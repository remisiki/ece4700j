==> flow/design.v <==
`timescale 1ns/100ps
module mult_stage(
					input clock, reset, start,
					input [63:0] product_in, mplier_in, mcand_in,
					output logic done,
					output logic [63:0] product_out, mplier_out, mcand_out
				);
	parameter stage_num = 8;
	parameter partial_bit_num = 64 / stage_num;
	logic [63:0] prod_in_reg, partial_prod_reg;
	logic [63:0] partial_product, next_mplier, next_mcand;
	assign product_out = prod_in_reg + partial_prod_reg;
	assign partial_product = mplier_in[(partial_bit_num - 1):0] * mcand_in;
	assign next_mplier = {{{partial_bit_num}{1'b0}}, mplier_in[63:partial_bit_num]};
	assign next_mcand = {mcand_in[(63 - partial_bit_num):0], {{partial_bit_num}{1'b0}}};
	always_ff @(posedge clock) begin
		prod_in_reg      <= #1 product_in;
		partial_prod_reg <= #1 partial_product;
		mplier_out       <= #1 next_mplier;
		mcand_out        <= #1 next_mcand;
	end
	always_ff @(posedge clock) begin
		if(reset)
			done <= #1 1'b0;
		else
			done <= #1 start;
	end
endmodule
# ---- From RTL to reports: mult_stage
# The steps from the RTL of mult_stage to its reports follow in flow order.
# Line numbers count from 1 in the design file above.
# Operators: Yosys type, input widths -> output width; for muxes data width and select width s.
# Library cell names are shortened.
# A cell with n/a has no value.
dict set report design {
  top_module {mult_stage}
  clk_port {clock}
  cell_library {sky130hd}
  corner {tt_025C_1v80}
}

# ---- After elaboration
# Counts by Yosys on the flattened word-level netlist (proc, flatten, opt, wreduce; memories kept). Register bits leave out memories and registers merged into their read ports (data or address); mux counts leave out enables and synchronous resets folded into registers. Print and check cells are left out. Cells with the same type and inputs are merged into one.
dict set report word_totals {
  word_cells 7
  romBits 0
  latchBits 0
  ram_bits 0
  input_bits 195
  clocked_rd_ports_x_width 0
  n_memories 0
  out_inout_bits 193
  ff_bits 241
}
dict set report classes {
  muxes 0
  reduce_logical 0
  n_shift 0
  n_mul 1
  cmp 0
  add_sub_neg 1
  n_div 0
  n_eq 0
  bitwise 0
}
# op n
set op_table {}
lappend op_table {{$mul 8x64->64} 1}
lappend op_table {{$add 64x64->64} 1}

# ---- Depth
# Yosys ltp: most cells in a row. Word level: on the elaborated netlist, between registers, memories and ports. Mapped: between sequential cells and ports; inverters and the memories' decode and read muxes count.
dict set report depth {
  ltp_word 1
  ABC_AREA 0
  mapped_depth 23
  depth_no_buf 20
}

# ---- Synthesis result
# Source: synth_stat.txt of the flow (Yosys; design flattened, memories mapped). It holds for the ABC_AREA given above (unset counts as 0); a run with the other value may have another netlist.
dict set report synth_totals {
  seq_area_um2 4824.6
  mapped_area_um2 23333.6
  buf_cells 110
  ffs 241
  mapped_cells 2457
}
# cell_type n type_area_um2
set types {}
lappend types {fa_1 349 6.99E+03}
lappend types {dfxtp_1 241 4.82E+03}
lappend types {and2_1 401 2.51E+03}
lappend types {ha_1 135 1689.12}
lappend types {inv_1 285 1.07E+03}
lappend types {xnor2_1 87 761.981}
lappend types {a21oi_1 140 700.672}
lappend types {nand2_1 173 649.373}
lappend types {a21o_1 59 442.925}
lappend types {xor2_1 42 367.853}
lappend types {o21ai_0 63 315.302}
lappend types {clkbuf_1 76 285.274}
lappend types {nor2_1 62 232.723}
lappend types {nand4_1 37 231.472}
lappend types {o21bai_1 23 172.666}
lappend types {nand3_1 28 140.134}
lappend types {nor2b_1 20 125.12}
lappend types {buf_4 16 120.115}
# Other cell types: 61; their cells: 220.

# ---- Timing after synthesis
# Source: OpenSTA report_checks on the synthesized netlist (no wires, ideal clock, input and output delay 20% of the period each), path of least setup slack; recovery checks are left aside. Register names are those of the netlist, which keeps one name where synthesis merged equal registers.
dict set report synth_timing {
  kind {input to register}
  startpoint {in mplier_in[6]}
  endpoint {reg partial_prod_reg[59]}
  required_time_ns 10.477
  delay_ns 4.848
  slack_ns 3.632
  n_path_buf 3
  arrival_ns 6.845
  path_stages 21
  t_first_pin_ns 2.120
  in_delay_ns 2.120
  tclk_ns 10.6
  setup_ns 0.123
  period_less_setup_slack_ns 6.968
}
# "delay_ns" = arrival - input delay + setup time.
# "path_stages": output pins that drive a net of the path, with the launching flip-flop's if there is one; two outputs of one cell count as two.
# "period_less_setup_slack_ns" is the clock period less the worst setup slack; recovery checks do not enter. This is arithmetic on one report: input and output delays are still those of the set period (20% each).
# The rows between start and end are the longest chain of elaborated cells between them; the timing report does not say that the signal goes this way. Where chains are equally long, one stands for them.
# Each line given opens the expression or statement behind the cell; cells for indexed reads and writes are added by Yosys, which also makes memories of some case tables.
dict set report synth_between {
  path_cell_list {clkbuf_1 clkbuf_1 and2_1 fa_1 fa_1 fa_1 inv_1 fa_1 inv_1 ha_1 buf_6 a211o_1 a21oi_2 nor4b_4 o211ai_2 and4bb_4 o31ai_4 o31ai_4 a21oi_4 o21ai_1 xor2_1}
  elab_chain_cells 1
  cells_between 1
  cone_lines 1
  classes_between {mul (1)}
}
# element line
set synth_lines {}
lappend synth_lines {{from (decl)} 4}
lappend synth_lines {{$mul 8x64->64} 13}
lappend synth_lines {{to (assign)} 18}
lappend synth_lines {{to (decl)} 10} ;# logic [63:0] prod_in_reg, partial_prod_reg;

# ---- Worst path after layout
# Path of least setup slack in the final report of stored run 1 (OpenROAD, finished layout, wires in). Where an end is a register, its clock arrival counts in the times.
dict set report layout_timing {
  kind {input to register}
  startpoint {in mcand_in[39]}
  endpoint {reg partial_prod_reg[53]}
  arrival_ns 6.61
  t_first_pin_ns 1.46
  in_delay_ns 1.46
  setup_ns 0.12
  required_time_ns 7.79
  n_path_buf 3
  slack_ns 1.18
  tclk_ns 7.3
  path_stages 17
}
# The rows between start and end are the longest chain of elaborated cells between them; the timing report does not say that the signal goes this way. Where chains are equally long, one stands for them.
dict set report layout_between {
  path_cell_list {clkdlybuf4s50_1 and2_1 fa_1 fa_1 fa_1 fa_1 ha_1 a21o_1 a21oi_1 nand2_1 o31ai_4 o31ai_4 buf_4 buf_6 nand3_2 nand2_2 xor2_1}
  elab_chain_cells 1
  cells_between 1
  cone_lines 1
  classes_between {mul (1)}
}
# element line
set layout_lines {}
lappend layout_lines {{from (decl)} 4}
lappend layout_lines {{$mul 8x64->64} 13}
lappend layout_lines {{to (assign)} 18}
lappend layout_lines {{to (decl)} 10} ;# logic [63:0] prod_in_reg, partial_prod_reg;

## Implementation results

Settings and measured results of 2 stored flow runs for module mult_stage (sky130hd), not sorted in any way. The constraints put input and output delay at 20% of the set period each and load the outputs with 0.01 pF.
By "period_reached_ns" is meant the clock period of the run minus its worst setup slack. This is arithmetic on one report: input and output delays are still those of the set period (20% each).
"worst_setup_path_time_ns" is the time allowed to the run's worst setup path (the clock period less input and output delay, where it has them) less its slack. Clock arrival times count: a late capture clock shortens it, a late launch clock lengthens it.

[flow] stored run 1: files
==> flow/run.sh <==
#!/bin/bash
# the make line also repeats the synthesis and layout settings of config.mk as NAME=value (left out here)
make -C /OpenROAD-flow-scripts/flow DESIGN_CONFIG=/design/flow/config.mk WORK_HOME=/design/flow/orfs CLKGATE_MAP_FILE= finish
==> flow/config.mk <==
export PLATFORM = sky130hd
export DESIGN_NAME = mult_stage
export DESIGN_NICKNAME = mult_stage
export VERILOG_FILES = /design/flow/design.v
export SDC_FILE = /design/flow/constraint.sdc
export NUM_CORES = 4
export LEC_CHECK = 0
export CAP_MARGIN = 20
export CELL_PAD_IN_SITES_DETAIL_PLACEMENT = 0
export CELL_PAD_IN_SITES_GLOBAL_PLACEMENT = 2
export CORE_MARGIN = 2
export CORE_UTILIZATION = 37
export CTS_CLUSTER_SIZE = 51
export GPL_TIMING_DRIVEN = 1
export MAX_ROUTING_LAYER = met4
export PLACE_DENSITY_LB_ADDON = 0.25
export SETUP_SLACK_MARGIN = 1.26
export SLEW_MARGIN = 10
==> flow/constraint.sdc <==
create_clock -name core_clock -period 7.3 [get_ports {clock}]
set_input_delay 1.4600 -clock core_clock [delete_from_list [all_inputs] [get_ports {clock}]]
set_output_delay 1.4600 -clock core_clock [all_outputs]
set_load 0.01 [all_outputs]

[flow] stored run 1: metrics
[metrics] synth_chip_area_um2 = 23333.6
[metrics] die_um2 = 65088.8
[metrics] finalCellArea_um2 = 30838.3
[metrics] finalUtil_pct = 49.2
[metrics] fin_ws_ns = 1.179
[metrics] timing.setup.tns_ns = 0.000
[metrics] period_reached_ns = 6.121
[metrics] worst_setup_path_time_ns = 4.66
[metrics] timing.worst_path_kind = input to register

[flow] stored run 2: files
==> flow/run.sh <==
#!/bin/bash
# the make line also repeats the synthesis and layout settings of config.mk as NAME=value (left out here)
make -C /OpenROAD-flow-scripts/flow DESIGN_CONFIG=/design/flow/config.mk WORK_HOME=/design/flow/orfs CLKGATE_MAP_FILE= finish
==> flow/config.mk <==
export PLATFORM = sky130hd
export DESIGN_NAME = mult_stage
export DESIGN_NICKNAME = mult_stage
export VERILOG_FILES = /design/flow/design.v
export SDC_FILE = /design/flow/constraint.sdc
export NUM_CORES = 4
export LEC_CHECK = 0
export CAP_MARGIN = 20
export CELL_PAD_IN_SITES_GLOBAL_PLACEMENT = 3
export CORE_ASPECT_RATIO = 1.75
export CORE_MARGIN = 2
export CORE_UTILIZATION = 38
export GPL_ROUTABILITY_DRIVEN = 0
export SLEW_MARGIN = 20
export TNS_END_PERCENT = 80
==> flow/constraint.sdc <==
create_clock -name core_clock -period 6.78 [get_ports {clock}]
set_input_delay 1.3560 -clock core_clock [delete_from_list [all_inputs] [get_ports {clock}]]
set_output_delay 1.3560 -clock core_clock [all_outputs]
set_load 0.01 [all_outputs]

[flow] stored run 2: metrics
[metrics] synth_chip_area_um2 = 23333.6
[metrics] die_um2 = 63480.9
[metrics] finalCellArea_um2 = 30608.1
[metrics] finalUtil_pct = 50.2
[metrics] fin_ws_ns = 0.220
[metrics] timing.setup.tns_ns = 0.000
[metrics] period_reached_ns = 6.560
[metrics] worst_setup_path_time_ns = 5.20
[metrics] timing.worst_path_kind = input to register
